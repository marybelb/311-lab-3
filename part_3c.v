==> flow/design.v <==
`timescale 1ns / 1ps
module part_3a(
input clock, reset, count_t,
output [5:0] out
    );
reg [9:0] p_val;
reg [9:0] c_val;
always @(posedge clock)
    begin
    if (reset == 1'b1 | p_val == 6'b100010)
    begin
    p_val <= 10'b0;
    c_val <= 10'b1;
    end
    else if (count_t == 1'b1)
    begin
    p_val <= c_val;
    c_val <= c_val + p_val;
    end
   end
   assign out = p_val;
    endmodule
`timescale 1ns / 1ps
module part_3b(
input clk, button_push, 
output reg clean,
output reg output_exist, 
output reg [25:0] deb_count
    );
  always @(posedge clk)
  begin
    if (button_push == 1'b1 && output_exist == 1'b0 && deb_count == 26'b10011000100101101000000000)
    begin
    clean <= 1'b1;
    deb_count <= 1'b0;
    output_exist <= 1'b1;
    end
    else if (button_push == 1'b0)
    begin
    clean <= 1'b0;
    deb_count <= 1'b0;
    output_exist <= 1'b0;
    end
    else if (output_exist == 1'b1) 
    begin
    clean <= 1'b0;
    end
    else if (deb_count != 26'b10011000100101101000000000)
    begin
    deb_count <= deb_count + 1'b1;
    end
    end
endmodule
`timescale 1ns / 1ps
module part_3c(
input clk, button_push, reset, 
output [5:0] count
    );
    wire clean;
    part_3b hi(.clk(clk), .button_push(button_push), .clean(clean));
    part_3a hello(.clock(clk), .reset(reset), .count_t(clean), .out(count));
endmodule
# From RTL to reports: part_3c
# What the tools print for part_3c, step after step.
# Line numbers count from 1 in the design file above.
# Not given: n/a
# inputs
design	part_3c
clock	clk
library	sky130hd
corner	tt_025C_1v80

# Elaborated design
# Yosys after proc, flatten, opt, wreduce and memory -nomap, before mapping. Memory bits, and registers merged into a memory's read port (data or address), are not among the register bits. Print and check cells are not counted. Equal cells are merged and count once.
# bits
reg_bits	48
in_bits	3
out_inout_bits	6
elab_cells	20
# classes
addsub	2
eq_ne	4
muxes	2
logic	3
reduce_logical	4
# ops
op	count
adder 26 x 1 -> 26 bit with constant B	1
equality test 26 bit with constant B	1
inequality test 26 bit with constant B	1
adder 10 bit	1
equality test 10 x 6 -> 1 bit with constant B	1
logical AND 1 bit	2
NOT 1 bit	2
inequality test 2 x 1 -> 1 bit with constant B	1
AND reduction 2 bit	1
OR reduction 2 bit	1
two-way mux 1 bit	2
OR 1 bit	1

# Longest topological paths
# Longest topological path by Yosys (ltp), each cell counted once; first at word level (registers and memories cut), then after technology mapping (sequential cells cut; the memories' decode and read muxes count).
# logic_depth
ltp_word	4
ABC_AREA	0
depth_mapped	9
ltp_nobuf	9

# After synthesis
# The flow's flattened synthesis, as Yosys stat reports it; memories are mapped. The netlist is that of the ABC_AREA named above (0 if unset); the other value can give another one.
# types
cell_type	count	area_total_um2
sky130_fd_sc_hd__dfxtp_1	48	960.922
sky130_fd_sc_hd__nor2_1	51	191.434
sky130_fd_sc_hd__xor2_1	20	175.168
sky130_fd_sc_hd__ha_1	11	137.632
sky130_fd_sc_hd__mux2i_1	12	120.115
sky130_fd_sc_hd__xnor2_1	8	70.067
sky130_fd_sc_hd__nand3_1	13	65.062
sky130_fd_sc_hd__buf_4	8	60.058
sky130_fd_sc_hd__nand4_1	7	43.792
sky130_fd_sc_hd__nor4b_1	5	43.792
sky130_fd_sc_hd__nand2_1	11	41.29
sky130_fd_sc_hd__a21oi_1	8	40.038
sky130_fd_sc_hd__and3_1	5	31.28
sky130_fd_sc_hd__a211oi_1	4	30.029
sky130_fd_sc_hd__inv_1	8	30.029
sky130_fd_sc_hd__a211o_1	3	26.275
sky130_fd_sc_hd__o21ai_0	5	25.024
sky130_fd_sc_hd__nor4b_4	1	23.773
# Other cell types: 27; their cells: 46.
# synth_totals
cell_count	274
yosys_area_um2	2482.4
seqArea_um2	960.9
ffs	48
buffers	15
# By module: a second synthesis without flattening, with its own total; a netlist apart from the flattened one above.
# hier_totals
hier_cells	327
hier_area_um2	2677.6
# Rows give one instance, submodules left out.
# by_module
mod	instances	n_cells	mod_area_um2	seq_area_um2
part_3b	1	196	1510.2	560.5
part_3a	1	131	1167.4	400.4
part_3c	1	0	0.0	0.0

# Path before layout
# Source: OpenSTA report_checks on the synthesized netlist (no wires, ideal clock, input and output delay 20% of the period each), path of least setup slack; recovery checks are left aside. Register names are those of the netlist, which keeps one name where synthesis merged equal registers.
# synth_path
path_kind	reg-to-reg
start	register hello.p_val[0]
end	register hello.c_val[8]
period_ns	2.34
setup_ns	0.091
launch_ns	0.000
t_arrival_ns	2.004
required_ns	2.249
setup_slack_ns	0.245
delay_ns	2.095
stages	10
path_buffers	0
period_less_setup_slack_ns	2.095
# "delay_ns" = arrival - input delay + setup time.
# "stages" counts driving pins, that of a launching flip-flop among them; a cell with two outputs on the path counts twice.
# "period_less_setup_slack_ns" = period - worst setup slack (recovery checks aside). The figure is calculated, with input and output delays left at 20% of the set period.
# Between the ends stands the longest chain of elaborated cells between them, by number of cells; it is not shown to be the way that was timed. Of several equally long chains one is given.
# Each line given opens the expression or statement behind the cell; cells for indexed reads and writes are added by Yosys, which also makes memories of some case tables.
# synth_via
path_cell_list	sky130_fd_sc_hd__dfxtp_1 > sky130_fd_sc_hd__ha_1 > sky130_fd_sc_hd__inv_1 > sky130_fd_sc_hd__fa_1 > sky130_fd_sc_hd__and2b_1 > sky130_fd_sc_hd__o21ai_1 > sky130_fd_sc_hd__a21oi_2 > sky130_fd_sc_hd__nor4_1 > sky130_fd_sc_hd__or3_1 > sky130_fd_sc_hd__a311oi_1
elab_chain_len	2
cells_between	3
lines_between	2
classes_between	add/sub (1); eq/ne (1); logic (1)
# synth_lines
item	line_no	rtl
from (decl)	6	reg [9:0] p_val;
from (assign)	12	p_val <= 10'b0;
from (assign)	17	p_val <= c_val;
equality test 10 x 6 -> 1 bit	10	if (reset == 1'b1 | p_val == 6'b100010)
OR 1 bit	10
to (assign)	13	c_val <= 10'b1;
to (assign)	18	c_val <= c_val + p_val;
to (decl)	7	reg [9:0] c_val;

# Timing after layout
# From the final timing report of run 1: the path of least setup slack in the routed layout; clock arrival at registers is part of the times.
# layout_path
path_kind	reg-to-reg
start	register hello.p_val[0]
end	register hello.c_val[8]
period_ns	3.56
setup_ns	0.08
launch_ns	0.30
t_arrival_ns	2.47
required_ns	3.77
setup_slack_ns	1.30
stages	10
path_buffers	0
# Between the ends stands the longest chain of elaborated cells between them, by number of cells; it is not shown to be the way that was timed. Of several equally long chains one is given.
# layout_via
path_cell_list	sky130_fd_sc_hd__dfxtp_1 > sky130_fd_sc_hd__ha_1 > sky130_fd_sc_hd__inv_1 > sky130_fd_sc_hd__fa_1 > sky130_fd_sc_hd__and2b_1 > sky130_fd_sc_hd__o21ai_1 > sky130_fd_sc_hd__a21oi_2 > sky130_fd_sc_hd__nor4_1 > sky130_fd_sc_hd__or3_1 > sky130_fd_sc_hd__a311oi_1
elab_chain_len	2
cells_between	3
lines_between	2
classes_between	add/sub (1); eq/ne (1); logic (1)
# layout_lines
item	line_no	rtl
from (decl)	6	reg [9:0] p_val;
from (assign)	12	p_val <= 10'b0;
from (assign)	17	p_val <= c_val;
equality test 10 x 6 -> 1 bit	10	if (reset == 1'b1 | p_val == 6'b100010)
OR 1 bit	10
to (assign)	13	c_val <= 10'b1;
to (assign)	18	c_val <= c_val + p_val;
to (decl)	7	reg [9:0] c_val;

# Record of 2 stored runs of the RTL-to-layout flow on part_3c, platform sky130hd. The runs are unordered. Constraints: input delay and output delay 20% of the set period each, output load 0.01 pF.
# Settings: -- = not set for that run.
stored run	period_ns	CAP_MARGIN	CORE_MARGIN	CORE_UTILIZATION	SLEW_MARGIN	PLACE_DENSITY_LB_ADDON	CELL_PAD_IN_SITES_DETAIL_PLACEMENT	die_footprint_um2	holdWs_ns	layout_utilization_pct	final_setup_ws_ns	synth_area_um2
run 1	3.56	20	2	40	20	--	--	6851.7	0.492	44.9	1.304	2482.4
run 2	2.85	20	2	47	20	0.24	0	5879.1	0.490	52.1	0.593	2482.4
